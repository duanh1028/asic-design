==> flow/design.v <==
module controller
(
	input clk, n_rst, dr, lc, overflow,
	output reg cnt_up, clear, modwait,
	output reg [2:0] op,
	output reg [3:0] src1, src2, dest,
	output reg err
);
typedef enum logic [4:0] {IDLE, STORE, ZERO, SORT1, SORT2, SORT3, SORT4, 
			  MUL1, ADD1, MUL2, SUB1, MUL3, ADD2, MUL4, SUB2, EIDLE,
			  RECEIVE_COEFF1, MODWAIT1, RECEIVE_COEFF2, MODWAIT2, 
			  RECEIVE_COEFF3, MODWAIT3, RECEIVE_COEFF4} stateType;
typedef enum logic [2:0] {NOP, COPY, LOAD1, LOAD2, ADD, SUB, MUL} opCode;
stateType state, next_state;
reg next_modwait;
always_ff @(posedge clk, negedge n_rst) begin
	if (!n_rst) begin
		state <= IDLE;
		modwait <= 0;
	end
	else begin
		state <= next_state;
		modwait <= next_modwait;
	end
end
always_comb begin   
	next_state = state;
	case(state)
		IDLE:  next_state = dr ? STORE : lc ? RECEIVE_COEFF1 : IDLE;
		STORE: next_state = dr ? ZERO : EIDLE;
		ZERO:  next_state = SORT1;
		SORT1: next_state = SORT2;
		SORT2: next_state = SORT3;
		SORT3: next_state = SORT4;
		SORT4: next_state = MUL1;
		MUL1:  next_state = overflow ? EIDLE : SUB1;
		SUB1:  next_state = overflow ? EIDLE : MUL2;
		MUL2:  next_state = overflow ? EIDLE : ADD1;
		ADD1:  next_state = overflow ? EIDLE : MUL3;
		MUL3:  next_state = overflow ? EIDLE : SUB2;
		SUB2:  next_state = overflow ? EIDLE : MUL4;
		MUL4:  next_state = overflow ? EIDLE : ADD2;
		ADD2:  next_state = overflow ? EIDLE : IDLE;
		EIDLE: next_state = dr ? STORE : EIDLE;
		RECEIVE_COEFF1: next_state = MODWAIT1;
		MODWAIT1: next_state = lc ? RECEIVE_COEFF2 : MODWAIT1;
		RECEIVE_COEFF2: next_state = MODWAIT2;
		MODWAIT2: next_state = lc ? RECEIVE_COEFF3 : MODWAIT2;
		RECEIVE_COEFF3: next_state = MODWAIT3;
		MODWAIT3: next_state = lc ? RECEIVE_COEFF4 : MODWAIT3;
		RECEIVE_COEFF4: next_state = IDLE;
		default: next_state = IDLE;
	endcase
	if(next_state == IDLE | next_state == EIDLE 
	  |next_state == MODWAIT1 | next_state == MODWAIT2 |next_state == MODWAIT3)
		next_modwait = 0;
	else 
		next_modwait = 1;
end
always_comb begin  
	cnt_up = 0;
	clear  = 0;
	op     = 0;
	src1   = 0;
	src2   = 0;
	dest   = 0;
	err    = 0;
	if (state == IDLE) begin
	end		
	else if (state == STORE) begin
		op = LOAD1;
		dest = 5;
		err = 0;
	end
	else if (state == ZERO) begin
		op = SUB;
		src1 = 0;
		src2 = 0;
		dest = 0;
		cnt_up = 1;
	end
	else if (state == SORT1) begin
		op = COPY;
		src1 = 2;
		dest = 1;  
		cnt_up = 0;
	end
	else if (state == SORT2) begin
		op = COPY;
		src1 = 3;
		dest = 2; 
	end
	else if (state == SORT3) begin
		op = COPY;
		src1 = 4;
		dest = 3; 
	end
	else if (state == SORT4) begin
		op = COPY;
		src1 = 5; 
		dest = 4;   
	end
	else if (state == MUL1) begin
		op = MUL;
		src1 = 4;   
		src2 = 6;
		dest = 10;
	end
	else if (state == SUB1) begin
		op = SUB;
		src1 = 0;
		src2 = 10;
		dest = 0;
	end
	else if (state == MUL2) begin
		op = MUL;
		src1 = 3;    
		src2 = 7;
		dest = 10;
	end
	else if (state == ADD1) begin
		op = ADD;
		src1 = 0;
		src2 = 10;
		dest = 0;
	end
	else if (state == MUL3) begin
		op = MUL;
		src1 = 2;   
		src2 = 8;
		dest = 10;
	end
	else if (state == SUB2) begin
		op = SUB;
		src1 = 0;
		src2 = 10;
		dest = 0;
	end
	else if (state == MUL4) begin
		op = MUL;
		src1 = 1;   
		src2 = 9;
		dest = 10;
	end
	else if (state == ADD2) begin
		op = ADD;
		src1 = 0;
		src2 = 10;
		dest = 0;
	end
	else if (state == EIDLE) begin
		err = 1;
	end
	else if (state == RECEIVE_COEFF1) begin
		op = LOAD2;
		dest = 6;   
		clear = 1;
	end
	else if (state == MODWAIT1) begin
		clear = 0;
	end
	else if (state == RECEIVE_COEFF2) begin
		op = LOAD2;
		dest = 7;  
	end
	else if (state == MODWAIT2) begin
	end
	else if (state == RECEIVE_COEFF3) begin
		op = LOAD2; 
		dest = 8;   
	end
	else if (state == MODWAIT3) begin
	end
	else if (state == RECEIVE_COEFF4) begin
		op = LOAD2; 
		dest = 9;  
	end
end
endmodule
# Tool chain data of controller
# What the tools print for controller, step after step.
# Lines are those of the file above, counted from 1.
# Cell names lack the library's common part.
# The mark -- stands for no value.
# design
top_module,controller
clock,clk
lib,sky130hd
lib_corner,tt_025C_1v80

# Word-level counts
# Counts by Yosys on the flattened word-level netlist (proc, flatten, opt, wreduce; memories kept). Register bits leave out memories and registers merged into their read ports (data or address); mux counts leave out enables and synchronous resets folded into registers. Print and check cells are left out.
# bits
mem_bits_ro,0
inputBits,5
clocked_rd_ports_x_width,0
register_bits,6
latch_bits,0
memories,0
ramBits,0
word_cells,162
# op_classes
reduce_logical,2
div,0
n_cmp,0
n_mux,128
n_logic,4
add_sub_neg,0
n_shift,0
n_mul,0
n_eq,26
# ops
operator,n
two-way mux 4 bit,41
parallel mux 5 bit (select 22 bit),1
two-way mux 3 bit,28
equality test 5 bit (second input constant),10
equality test 5 x 4 -> 1 bit (second input constant),9
two-way mux 1 bit,40
two-way mux 2 bit,16
equality test 5 x 3 -> 1 bit (second input constant),4
equality test 5 x 2 -> 1 bit (second input constant),2
zero test 5 bit,2
two-way mux 5 bit,2
equality test 5 x 1 -> 1 bit (second input constant),1
OR 1 bit,4

# Longest topological paths
# Longest topological path by Yosys (ltp), each cell counted once; first at word level (registers and memories cut), then after technology mapping (sequential cells cut; the memories' decode and read muxes count).
# depth
word_depth,24
abc_area,0
depth_mapped,7
ltp_nobuf,6

# Synthesis result
# Source: synth_stat.txt of the flow (Yosys; design flattened, memories mapped). It holds for the ABC_AREA given above (unset counts as 0); a run with the other value may have another netlist.
# by_type
type,n
dfrtp_1,23
nor2_1,33
a2111oi_4,2
a21oi_1,11
nor3_1,11
a21o_1,5
inv_1,9
nand2_1,9
nor2b_1,5
a211oi_1,4
dfstp_2,1
nor4_1,4
o21ai_1,5
mux2i_1,2
o21ai_0,4
and2_1,3
nand4b_1,2
nor4b_1,2
# Other cell types: 26; their cells: 36.
# synth_totals
flip_flops,24
mapped_cells,171
mapped_area_um2,1443.9
sequential_area_um2,601.8

# Worst setup path after synthesis
# Path of least setup slack by OpenSTA after synthesis, without wires, with an ideal clock, recovery checks aside; 20% of the period is set as input and as output delay. Where synthesis merged equal registers, the netlist keeps one of their names.
# synth_timing
path_kind,register -> output
from,reg state
to,out dest[0]
path_delay_ns,1.627
arrival_time_ns,1.627
out_delay_ns,0.436
slack_ns,0.117
t_first_pin_ns,0.000
clock_period_ns,2.18
path_buffers,1
path_stages,6
period_less_setup_slack_ns,2.063
# "path_delay_ns" = arrival - input delay + setup time.
# At an output port there is no setup time.
# "path_stages": output pins that drive a net of the path, with the launching flip-flop's if there is one; two outputs of one cell count as two.
# "period_less_setup_slack_ns" is the clock period less the worst setup slack; recovery checks do not enter. This is arithmetic on one report: input and output delays are still those of the set period (20% each).
# Where an end lacks its bit number, it is one bit of the signal, or one of the new flip-flops if synthesis recoded a state register.
# Between the ends stands the longest chain of elaborated cells between them, by number of cells; it is not shown to be the way that was timed. Of several equally long chains one is given.
# A line is the first line of the expression or statement that the cell stems from. Yosys adds cells for indexed reads and writes and turns some case tables into memories.
# synth_via
path_cell_list,dfrtp_1 buf_6 nor3_1 nand4b_1 o31a_1 a211oi_1
elab_chain_cells,24
# synth_rtl
element,line,source
start: declaration,14,"stateType state, next_state;"
start: assignment,18,state <= IDLE;
start: assignment,22,state <= next_state;
equality test 5 bit,174,else if (state == RECEIVE_COEFF4) begin
two-way mux 4 bit,174,
two-way mux 4 bit,172,else if (state == MODWAIT3) begin
two-way mux 4 bit,168,else if (state == RECEIVE_COEFF3) begin
two-way mux 4 bit,166,else if (state == MODWAIT2) begin
two-way mux 4 bit,162,else if (state == RECEIVE_COEFF2) begin
two-way mux 4 bit,159,else if (state == MODWAIT1) begin
[... 10 more ...],--,
two-way mux 4 bit,98,else if (state == SORT4) begin
two-way mux 4 bit,93,else if (state == SORT3) begin
two-way mux 4 bit,88,else if (state == SORT2) begin
two-way mux 4 bit,82,else if (state == SORT1) begin
two-way mux 4 bit,75,else if (state == ZERO) begin
two-way mux 4 bit,70,else if (state == STORE) begin
two-way mux 4 bit,68,if (state == IDLE) begin
end: declaration,6,"output reg [3:0] src1, src2, dest,"

# Path in the finished layout
# From the final timing report of stored run 1: the path of least setup slack in the routed layout; clock arrival at registers is part of the times.
# layout_timing
path_kind,register -> output
from,reg state
to,out op[1]
arrival_time_ns,2.09
out_delay_ns,0.55
path_buffers,1
clock_period_ns,2.77
t_first_pin_ns,0.33
slack_ns,0.12
path_stages,6
# Where an end lacks its bit number, it is one bit of the signal, or one of the new flip-flops if synthesis recoded a state register.
# layout_via
path_cell_list,dfrtp_1 nor2_2 nand2_1 or2_0 a221oi_1 buf_2
# layout_rtl
element,line,source
start: declaration,14,"stateType state, next_state;"
start: assignment,18,state <= IDLE;
start: assignment,22,state <= next_state;
end: declaration,5,"output reg [2:0] op,"
# No chain of elaborated cells between the ends is given.

# Flow measurements of controller on sky130hd: 2 stored runs with different settings, listed in no order. Input and output delays are each 20% of the period that was set; the output load is 0.01 pF.
# "period_less_ws_ns" means the clock period less the worst setup slack. The figure is calculated, with input and output delays left at 20% of the set period.
# "worst_path_ns" is the time allowed to the run's worst setup path (the clock period less input and output delay, where it has them) less its slack. Clock arrival times count: a late capture clock shortens it, a late launch clock lengthens it.
# A setting shown as n/a is not set for that run.
stored run,period_ns,CORE_UTILIZATION,SETUP_SLACK_MARGIN,PLACE_DENSITY_LB_ADDON,CORE_MARGIN,CTS_CLUSTER_SIZE,CTS_CLUSTER_DIAMETER,SLEW_MARGIN,MIN_ROUTING_LAYER,MAX_ROUTING_LAYER,CAP_MARGIN,ABC_AREA,post_synth_area_um2,final_die_area_um2,post_route_util_pct,setup_worst_slack_ns,final_setup_tns_ns,period_less_ws_ns,worst_path_ns,timing.worst_path_kind
stored run 1,2.77,51,0.44,0.21,9,39,81,30,met2,met4,20,n/a,1443.9,5070.9,77.2,0.123,0.000,2.647,2.09,register -> output
stored run 2,2.07,41,0.29,0.0,5,n/a,n/a,20,n/a,n/a,20,1,1508.9,4993.5,71.9,0.039,0.000,2.031,1.62,register -> output
